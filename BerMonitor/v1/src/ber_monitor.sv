==> flow/design.v <==
module ber_monitor (
    input wire          clk_390p625M        ,
    input wire          rst_n               ,
    input wire [63:0]   data_from_CDR       ,
    input wire          monitor_EN          ,
    output reg          prbs31_sync_ready   ,
    output reg [9:0]    error_bit_count
);
    typedef enum logic [1:0]{
        RECEIVE_PRBS_0  =   2'b00,
        RECEIVE_PRBS_1  =   2'b01,
        RECEIVE_PRBS_2  =   2'b11,
        RECEIVE_PRBS_3  =   2'b10
    } state_t;
    state_t             curr_state          ;
    state_t             next_state          ;
    reg [63:0]          data_curr_cycle     ;
    reg [63:0]          data_next_cycle     ;
    wire[63:0]          data_received       ;
    reg [63:0]          data_caculated      ;
    wire[63:0]          diff_bit            ;
    reg [ 9:0]          diff_bit_cnt        ;
    reg                 diff_bit_cnt_en     ;
    reg [31:0]          period_cnt          ;
    reg                 peroid_cnt_overflow ;
    assign data_received    = data_next_cycle               ;
    assign diff_bit         = data_received ^ data_caculated;
    always_ff @( posedge clk_390p625M or negedge rst_n ) begin : set_curr_state
        if(!rst_n)begin
            curr_state <= RECEIVE_PRBS_0;
        end
        else if(monitor_EN)begin
            curr_state <= next_state;
        end
        else begin
            curr_state <= curr_state;
        end
    end : set_curr_state
    always_comb begin : FSM
        case(curr_state)
            RECEIVE_PRBS_0:begin
                diff_bit_cnt        = 0;
                prbs31_sync_ready   = 0;
                if(!diff_bit)begin
                    next_state = RECEIVE_PRBS_1;
                end
                else begin
                    next_state = RECEIVE_PRBS_0;
                end
            end
            RECEIVE_PRBS_1:begin
                diff_bit_cnt        = 0;
                prbs31_sync_ready   = 0;
                if(!diff_bit)begin
                    next_state = RECEIVE_PRBS_2;
                end
                else begin
                    next_state = RECEIVE_PRBS_0;
                end
            end
            RECEIVE_PRBS_2:begin
                diff_bit_cnt        = 0;
                prbs31_sync_ready   = 0;
                if(!diff_bit)begin
                    next_state = RECEIVE_PRBS_3;
                end
                else begin
                    next_state = RECEIVE_PRBS_0;
                end
            end
            RECEIVE_PRBS_3:begin
                diff_bit_cnt        = 1;
                prbs31_sync_ready   = 1;
                if(monitor_EN)begin
                    next_state = RECEIVE_PRBS_3;
                end
                else begin
                    next_state = RECEIVE_PRBS_0;
                end
            end
            default:begin
                diff_bit_cnt        = 0;
                prbs31_sync_ready   = 0;
                if(!diff_bit)begin
                    next_state = RECEIVE_PRBS_1;
                end
                else begin
                    next_state = RECEIVE_PRBS_0;
                end
            end
        endcase
    end : FSM
    always_ff @( posedge clk_390p625M or negedge rst_n ) begin : register_data_from_CDR
        if(!rst_n)begin
            data_next_cycle <= '0               ;
            data_curr_cycle <= '0               ;
        end
        else if(monitor_EN)begin
            data_next_cycle <= data_from_CDR    ;
            data_curr_cycle <= data_curr_cycle  ;
        end
        else begin
            data_next_cycle <= data_next_cycle  ;
            data_curr_cycle <= data_curr_cycle  ;
        end
    end:register_data_from_CDR
    always_comb begin : prbs_parallel_caculate
        integer i;
        for (i = 0; i < 64 ; i = i + 1)begin:loop
            if(i < 28)begin
                data_caculated[i] = data_curr_cycle[i + 33] ^ data_curr_cycle[i + 36];
            end
            else if(i < 31)begin
                data_caculated[i] = data_curr_cycle[i + 33] ^ data_curr_cycle[i + 5 ] ^ data_curr_cycle[i + 8];
            end
            else if(i < 56)begin
                data_caculated[i] = data_curr_cycle[i + 2 ] ^ data_curr_cycle[i + 8 ];
            end
            else if(i < 62)begin
                data_caculated[i] = data_curr_cycle[i + 2 ] ^ data_curr_cycle[i - 23] ^ data_curr_cycle[i - 20];
            end
            else begin
                data_caculated[i] = data_curr_cycle[i - 29] ^ data_curr_cycle[i - 26] ^ data_curr_cycle[i - 23] ^ data_curr_cycle[i - 20];
            end
        end:loop
    end: prbs_parallel_caculate
    always_ff @( posedge clk_390p625M or negedge rst_n ) begin : count_different_bits
        if(!rst_n)begin
            diff_bit_cnt <= '0;
        end
        else if(peroid_cnt_overflow)begin
            diff_bit_cnt <= '0;
        end
        else if(diff_bit_cnt_en)begin
            if(diff_bit_cnt == '1)begin:overflow_protect
                diff_bit_cnt <= '1;
            end:overflow_protect
            else begin
                integer i;
                for(i = 0; i < 64 ; i = i + 1)begin:loop
                    diff_bit_cnt <= diff_bit_cnt + diff_bit[i];
                end:loop
            end
        end
        else begin
            diff_bit_cnt <= '0;
        end
    end : count_different_bits
    always_ff @( posedge clk_390p625M or negedge rst_n ) begin : period_counter
        if(!rst_n)begin
            {peroid_cnt_overflow,period_cnt} <= '0;
        end
        else if(monitor_EN)begin
            if(peroid_cnt_overflow == 1)begin
                {peroid_cnt_overflow,period_cnt} <= '0;
            end
            else begin
                {peroid_cnt_overflow,period_cnt} <= {peroid_cnt_overflow,period_cnt} + 1;
            end
        end
        else begin
            {peroid_cnt_overflow,period_cnt} <= '0;
        end
    end : period_counter
    always_ff @( posedge clk_390p625M or negedge rst_n ) begin
        if(!rst_n)begin
            error_bit_count <= '0;
        end
        else if(peroid_cnt_overflow)begin
            error_bit_count <= diff_bit_cnt;
        end
        else begin
            error_bit_count <= error_bit_count;
        end
    end
endmodule
== Tool chain data of ber_monitor ==
Tool output for the design above, in the order of the flow.
Lines are those of the file above, counted from 1.
Not given: --

* Design top: ber_monitor
* Clock input: clk_390p625M
* Standard-cell library: sky130hd
* Library corner: tt_025C_1v80

== Word-level counts ==
Source: Yosys, flattened and elaborated, memories not mapped. Widths are those after wreduce. Registers that Yosys merges into a memory's read port (data or address) are not register bits. Print and check cells do not count. Equal cells are merged and count once.

* $add $sub $neg: 2
* Reductions and logical operators: 3
* Multiplexer cells: 11
* Eq/ne operators: 4

{| class="wikitable"
|+ Operator list
! cell !! count
|-
| two-way mux 33 bit || 2
|-
| zero test 64 bit || 1
|-
| adder 33 x 1 -> 33 bit (second input constant) || 1
|-
| two-way mux 10 bit || 3
|-
| case mux 10 bit (select 2 bit) || 1
|-
| adder 10 x 1 -> 10 bit || 1
|-
| == test 10 bit (second input constant) || 1
|-
| case mux 2 bit (select 4 bit) || 1
|-
| == test 2 bit (second input constant) || 2
|-
| two-way mux 2 bit || 2
|-
| OR reduction 3 bit || 1
|-
| == test 2 x 1 -> 1 bit (second input constant) || 1
|-
| zero test 2 bit || 1
|-
| case mux 1 bit (select 2 bit) || 1
|-
| two-way mux 1 bit || 1
|}

* Register bits: 119
* Bits of input ports: 67
* Output and inout port bits: 11
* Elaborated cells: 26

== Depth ==
Longest topological path by Yosys (ltp), each cell counted once; first at word level (registers and memories cut), then after technology mapping (sequential cells cut; the memories' decode and read muxes count).

* Depth in word-level cells: 7
* ABC_AREA: 0
* Gate-level depth with buffers: 5
* Gate-level depth less buffers: 4

== After synthesis ==
Yosys stat after the flow's synthesis: flattened, memories mapped to cells. It holds for the ABC_AREA given above (unset counts as 0); a run with the other value may have another netlist.
Totals and module areas in this step are rounded.

{| class="wikitable"
|+ Cells by type
! cell !! count !! total area (µm²)
|-
| sky130_fd_sc_hd__dfrtp_1 || 67 || 1.68E+03
|-
| sky130_fd_sc_hd__mux2_2 || 36 || 405.389
|-
| sky130_fd_sc_hd__mux2_1 || 28 || 315.302
|-
| sky130_fd_sc_hd__buf_4 || 10 || 75.072
|-
| sky130_fd_sc_hd__nor4_1 || 9 || 56.304
|-
| sky130_fd_sc_hd__nor4_2 || 3 || 37.536
|-
| sky130_fd_sc_hd__dfstp_2 || 1 || 26.275
|-
| sky130_fd_sc_hd__o31ai_1 || 3 || 22.522
|-
| sky130_fd_sc_hd__buf_2 || 4 || 20.019
|-
| sky130_fd_sc_hd__inv_1 || 4 || 15.014
|-
| sky130_fd_sc_hd__or4_1 || 2 || 15.014
|-
| sky130_fd_sc_hd__nand2b_1 || 2 || 12.512
|-
| sky130_fd_sc_hd__nand4_1 || 2 || 12.512
|-
| sky130_fd_sc_hd__clkbuf_1 || 3 || 11.261
|-
| sky130_fd_sc_hd__or4_4 || 1 || 11.261
|-
| sky130_fd_sc_hd__nand3_2 || 1 || 10.01
|-
| sky130_fd_sc_hd__a2bb2oi_1 || 1 || 8.758
|-
| sky130_fd_sc_hd__nor4b_1 || 1 || 8.758
|}

Not listed: further types 7, cells in them 8.

* Cells in the netlist: 186
* Mapped flip-flops: 68
* Area of sequential cells: 1700 µm²
* Buffers: 18
* Chip area (Yosys): 2800 µm²

== Path before layout ==
OpenSTA on the mapped netlist: ideal clock, no wires. The path of least setup slack (recovery checks aside). Input and output delay are each 20% of the period. Register names are those of the netlist, which keeps one name where synthesis merged equal registers.

* Kind: flip-flop to flip-flop
* Start: register data_next_cycle[33]
* End: register curr_state
* Data arrival time: 1.451 ns
* Setup slack: -0.036 ns
* Launch time at the first pin: 0.000 ns
* Path delay: 1.546 ns
* Buffers on the path: 0
* Setup time: 0.095 ns
* Stages on the path: 5
* Data required time: 1.415 ns
* Clock period: 1.51 ns
* Synthesis period reached: 1.546 ns

"path delay" = arrival - input delay + setup time.
"stages on the path" counts driving pins, that of a launching flip-flop among them; a cell with two outputs on the path counts twice.
"synthesis period reached" = period - worst setup slack (recovery checks aside). The figure is calculated, with input and output delays left at 20% of the set period.
An end named without its bit number is one bit of that signal or, where synthesis recoded a state register, one of its new flip-flops.
A register here has more assigning lines than the two given.

* Cells stage by stage: sky130_fd_sc_hd__dfrtp_1 -> sky130_fd_sc_hd__nor4_2 -> sky130_fd_sc_hd__nand4_1 -> sky130_fd_sc_hd__or4_4 -> sky130_fd_sc_hd__o31ai_1

{| class="wikitable"
|+ RTL lines, path post-synthesis
! what !! RTL line !! source
|-
| start, declared || 18 || <nowiki>reg [63:0]          data_next_cycle     ;</nowiki>
|-
| start, assigned || 99 || <nowiki>data_next_cycle <= data_from_CDR    ;</nowiki>
|-
| start, assigned || 103 || <nowiki>data_next_cycle <= data_next_cycle  ;</nowiki>
|-
| end, assigned || 33 || <nowiki>curr_state <= next_state;</nowiki>
|-
| end, assigned || 36 || <nowiki>curr_state <= curr_state;</nowiki>
|-
| end, declared || 15 || <nowiki>state_t             curr_state          ;</nowiki>
|}

No chain of elaborated cells between the ends is given.

== Worst path after layout ==
From the final timing report of run B: the path of least setup slack in the routed layout; clock arrival at registers is part of the times.

* Kind: flip-flop to flip-flop
* Start: register data_next_cycle[33]
* End: register curr_state
* Buffers on the path: 0
* Launch time at the first pin: 0.33 ns
* Setup time: 0.09 ns
* Setup slack: 0.23 ns
* Clock period: 1.92 ns
* Data arrival time: 1.92 ns
* Stages on the path: 5
* Data required time: 2.15 ns

An end named without its bit number is one bit of that signal or, where synthesis recoded a state register, one of its new flip-flops.
The rows between start and end are the longest chain of elaborated cells between them; the timing report does not say that the signal goes this way. Where chains are equally long, one stands for them.
Each line given opens the expression or statement behind the cell; cells for indexed reads and writes are added by Yosys, which also makes memories of some case tables.
A register here has more assigning lines than the two given.

* Cells stage by stage: sky130_fd_sc_hd__dfrtp_1 -> sky130_fd_sc_hd__nor4_2 -> sky130_fd_sc_hd__nand4_1 -> sky130_fd_sc_hd__or4_4 -> sky130_fd_sc_hd__o31ai_1
* Length of the longest elaborated chain: 3
* Elaborated cells between the ends (all ways): 5
* Those cells by class: mux (4); reduce/logical (1)

{| class="wikitable"
|+ RTL lines, path after layout
! what !! RTL line !! source
|-
| start, declared || 18 || <nowiki>reg [63:0]          data_next_cycle     ;</nowiki>
|-
| start, assigned || 99 || <nowiki>data_next_cycle <= data_from_CDR    ;</nowiki>
|-
| start, assigned || 103 || <nowiki>data_next_cycle <= data_next_cycle  ;</nowiki>
|-
| zero test 64 bit || 64 || <nowiki>if(!diff_bit)begin</nowiki>
|-
| two-way mux 2 bit || 64 ||
|-
| case mux 2 bit (select 4 bit) || 40 || <nowiki>case(curr_state)</nowiki>
|-
| end, assigned || 33 || <nowiki>curr_state <= next_state;</nowiki>
|-
| end, assigned || 36 || <nowiki>curr_state <= curr_state;</nowiki>
|-
| end, declared || 15 || <nowiki>state_t             curr_state          ;</nowiki>
|}

Appendix: measured runs

Below are 2 stored runs of the flow (Yosys, OpenROAD; platform sky130hd) on ber_monitor, each with its settings and what was measured, unordered. Constraints: input delay and output delay 20% of the set period each, output load 0.01 pF.
"clock period achieved" = clock period - worst setup slack. The figure is calculated, with input and output delays left at 20% of the set period.
"worst path time": the worst setup path's part of the clock period (all of it between registers, 20% less for each end at a port) less its slack. A launch clock that arrives late makes it longer, a capture clock that arrives late makes it shorter.
"power": no workload was simulated; the value follows from the tool's default switching activity.
Values from the reports are rounded here.

=== Run A ===
{| class="wikitable"
! Setting !! Value
|-
| period_ns || 2.46
|-
| CORE_UTILIZATION || 69
|-
| PLACE_DENSITY_LB_ADDON || 0.22
|-
| CELL_PAD_IN_SITES_GLOBAL_PLACEMENT || 2
|-
| CELL_PAD_IN_SITES_DETAIL_PLACEMENT || 0
|-
| CAP_MARGIN || 15
|-
| CORE_MARGIN || 2
|-
| SLEW_MARGIN || 20
|}
Incomplete, placement halted on FLW-0024.

=== Run B ===
{| class="wikitable"
! Setting !! Value
|-
| period_ns || 1.92
|-
| CORE_UTILIZATION || 42
|-
| CAP_MARGIN || 20
|-
| CORE_MARGIN || 2
|-
| SLEW_MARGIN || 20
|-
! Result !! Value
|-
| Clock period achieved || 1.687 ns
|-
| Standard-cell area after layout || 3800 µm²
|-
| Synthesis area || 2800 µm²
|-
| Worst path time || 1.69 ns
|-
| Worst setup path type || flip-flop to flip-flop
|-
| Die footprint || 7300 µm²
|-
| Final utilization || 0.59
|-
| Lowest hold slack || 0.47 ns
|-
| Setup slack of the critical path || 0.23 ns
|-
| Power || 3400 uW
|-
| Setup total negative slack || 0.000 ns
|}
